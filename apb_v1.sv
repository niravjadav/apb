==> flow/design.v <==
module apb_bridge #(parameter WIDTH =16)
		 (      input transfer,			 
			input pclk,			 
			input preset_n,			 
			input pready, 			 
			input [WIDTH-1:0]prdata,	 
			output reg pselect,
			output reg penable,
			output reg pwrite,
			output reg [WIDTH-1:0]pwdata,
			output reg [WIDTH-1:0]paddr);
localparam IDLE = 2'b01;
localparam SETUP = 2'b10;
localparam ACCESS = 2'b11;
reg [1:0]state;
always@(posedge pclk or negedge preset_n )
begin
	if(!preset_n)
	begin
	state   <= IDLE;
	pselect <= 0;
	penable <= 0;
	end
	else
	case(state)
		IDLE :
			begin
			if(!transfer)
			begin
			pselect <= 0; penable <= 0;
			state <= IDLE;
			end
			else if (transfer)
			begin
			pselect <= 1;	
			penable <= 0;
			state <= SETUP;
			end
			end
		SETUP : 
			begin
			pselect <= 1;	
			penable <= 1;
			state <= ACCESS;
			end 
		ACCESS :
			begin
			if(!pready)
				begin
				penable <= 1;pselect <= 1; 
				state <= ACCESS;
				end
              		else if(pready & transfer)
				begin
				penable <= 0;pselect <= 1; 
				state <= SETUP;
				end
			else if(pready & !transfer)
				begin
				penable <= 0;pselect <= 0; 
				state <= IDLE;
				end
			end
	default : state <= IDLE;
	endcase
end
endmodule 
# Step by step through the tools: apb_bridge
# Tool output for the design above, in the order of the flow.
# Lines are those of the file above, counted from 1.
# Operators: Yosys type, input widths -> output width; for muxes data width and select width s.
# Library cell names are shortened.
# The mark - stands for no value.
# design
design	apb_bridge
clk_port	pclk
lib	sky130hd
lib_corner	tt_025C_1v80

# Word level
# Counts by Yosys on the flattened word-level netlist (proc, flatten, opt, wreduce; memories kept). Register bits leave out memories and registers merged into their read ports (data or address). Print and check cells are left out. Cells with the same type and inputs are merged into one.
# bits
n_memories	0
out_inout_bits	35
clocked_rd_ports_x_width	0
register_bits	4
latch_bits	0
wordCells	25
rom_bits	0
mem_bits_rw	0
# op_classes
n_logic	2
shifts	0
div_mod_pow	0
n_eq	4
reduce_logical	3
n_cmp	0
muxes	13
add_sub_neg	0
mul	0
# ops
op	n
$mux 2	4
$pmux 2 s3	1
$pmux 1 s3	2
$mux 1	6
$eq 2x2->1 const B	2
$ne 4x4->1 const B	1
$reduce_bool 3->1	1
$and 1x1->1	2
$eq 2x1->1 const B	1
$reduce_and 2->1	1
$logic_not 1->1	1

# Depth
# Depth = most cells in a row (Yosys ltp): at word level without a register or memory, in the mapped netlist without a sequential cell, where the memories' decode and read muxes count.
# depth
ltp_word	6
ABC_AREA	0
ltp_mapped	2

# Synthesis result
# The flow's flattened synthesis, as Yosys stat reports it; memories are mapped. The netlist is that of the ABC_AREA named above (0 if unset); the other value can give another one.
# mapped
seqArea_um2	126.4
flip_flops	5
synth_area_um2	449.2
cell_count	50
buf_cells	33
# types
type	n	type_area_um2
buf_4	33	247.738
dfrtp_1	4	100.096
dfstp_2	1	26.275
mux2_4	1	15.014
nor2_1	3	11.261
a21oi_1	2	10.01
a221o_1	1	10.01
a21o_2	1	8.758
nor2b_1	1	6.256
nor4_1	1	6.256
conb_1	1	3.754
inv_1	1	3.754

# Timing after synthesis
# Path of least setup slack by OpenSTA after synthesis, without wires, with an ideal clock, recovery checks aside; 20% of the period is set as input and as output delay. Where synthesis merged equal registers, the netlist keeps one of their names.
# synth_timing
path_type	flip-flop to flip-flop
start	register state
end	register penable
arrival_time_ps	861
delay_ps	987
clock_period_ps	1190
path_stages	3
slack_ps	203
setup_ps	126
synth_period_reached_ps	987
# "delay_ps" = arrival - input delay + setup time.
# "path_stages": output pins that drive a net of the path, with the launching flip-flop's if there is one; two outputs of one cell count as two.
# "synth_period_reached_ps" is the clock period less the worst setup slack; recovery checks do not enter. This is arithmetic on one report: input and output delays are still those of the set period (20% each).
# An end named without its bit number is one bit of that signal or, where synthesis recoded a state register, one of its new flip-flops.
# At most two assigning lines are given for a register; there are more.
# synth_between
path_cell_list	dfstp_2 -> nor2_1 -> a221o_1
# synth_lines
element	line	source
start, declared	15	reg [1:0]state;
start, assigned	20	state <= IDLE;
start, assigned	31	state <= IDLE;
end, assigned	22	penable <= 0;
end, assigned	30	pselect <= 0; penable <= 0;
end, declared	8	output reg penable,
# No chain of elaborated cells between the ends is given.

apb_bridge through Yosys and OpenROAD on sky130hd: 2 stored runs, unordered, with their settings. The constraints put input and output delay at 20% of the set period each and load the outputs with 0.01 pF.

Flow run 1, flow files:
==> flow/run.sh <==
#!/bin/bash
# the make line also repeats the synthesis and layout settings of config.mk as NAME=value (left out here)
make -C /OpenROAD-flow-scripts/flow DESIGN_CONFIG=/design/flow/config.mk WORK_HOME=/design/flow/orfs CLKGATE_MAP_FILE= finish
==> flow/config.mk <==
export PLATFORM = sky130hd
export DESIGN_NAME = apb_bridge
export DESIGN_NICKNAME = apb_bridge
export VERILOG_FILES = /design/flow/design.v
export SDC_FILE = /design/flow/constraint.sdc
export NUM_CORES = 4
export LEC_CHECK = 0
export ABC_AREA = 0
export CAP_MARGIN = 35
export CELL_PAD_IN_SITES_DETAIL_PLACEMENT = 2
export CELL_PAD_IN_SITES_GLOBAL_PLACEMENT = 0
export CORE_MARGIN = 2
export CORE_UTILIZATION = 71
export CTS_CLUSTER_DIAMETER = 112
export MIN_ROUTING_LAYER = met1
export PLACE_DENSITY_LB_ADDON = 0.06
export SLEW_MARGIN = 0
export TNS_END_PERCENT = 30
==> flow/constraint.sdc <==
create_clock -name core_clock -period 1.53 [get_ports {pclk}]
set_input_delay 0.3060 -clock core_clock [delete_from_list [all_inputs] [get_ports {pclk}]]
set_output_delay 0.3060 -clock core_clock [all_outputs]
set_load 0.01 [all_outputs]

Flow run 1: no results, floorplanning failed with PDN-0185

Flow run 2, flow files:
==> flow/run.sh <==
#!/bin/bash
# the make line also repeats the synthesis and layout settings of config.mk as NAME=value (left out here)
make -C /OpenROAD-flow-scripts/flow DESIGN_CONFIG=/design/flow/config.mk WORK_HOME=/design/flow/orfs CLKGATE_MAP_FILE= finish
==> flow/config.mk <==
export PLATFORM = sky130hd
export DESIGN_NAME = apb_bridge
export DESIGN_NICKNAME = apb_bridge
export VERILOG_FILES = /design/flow/design.v
export SDC_FILE = /design/flow/constraint.sdc
export NUM_CORES = 4
export LEC_CHECK = 0
export CAP_MARGIN = 20
export CORE_ASPECT_RATIO = 0.68
export CORE_MARGIN = 3
export CORE_UTILIZATION = 52
export GPL_ROUTABILITY_DRIVEN = 1
export GPL_TIMING_DRIVEN = 0
export PLACE_DENSITY_LB_ADDON = 0.06
export SETUP_SLACK_MARGIN = -0.09
export SLEW_MARGIN = 20
==> flow/constraint.sdc <==
create_clock -name core_clock -period 1.14 [get_ports {pclk}]
set_input_delay 0.2280 -clock core_clock [delete_from_list [all_inputs] [get_ports {pclk}]]
set_output_delay 0.2280 -clock core_clock [all_outputs]
set_load 0.01 [all_outputs]

Flow run 2: no results, floorplanning failed with PDN-0185
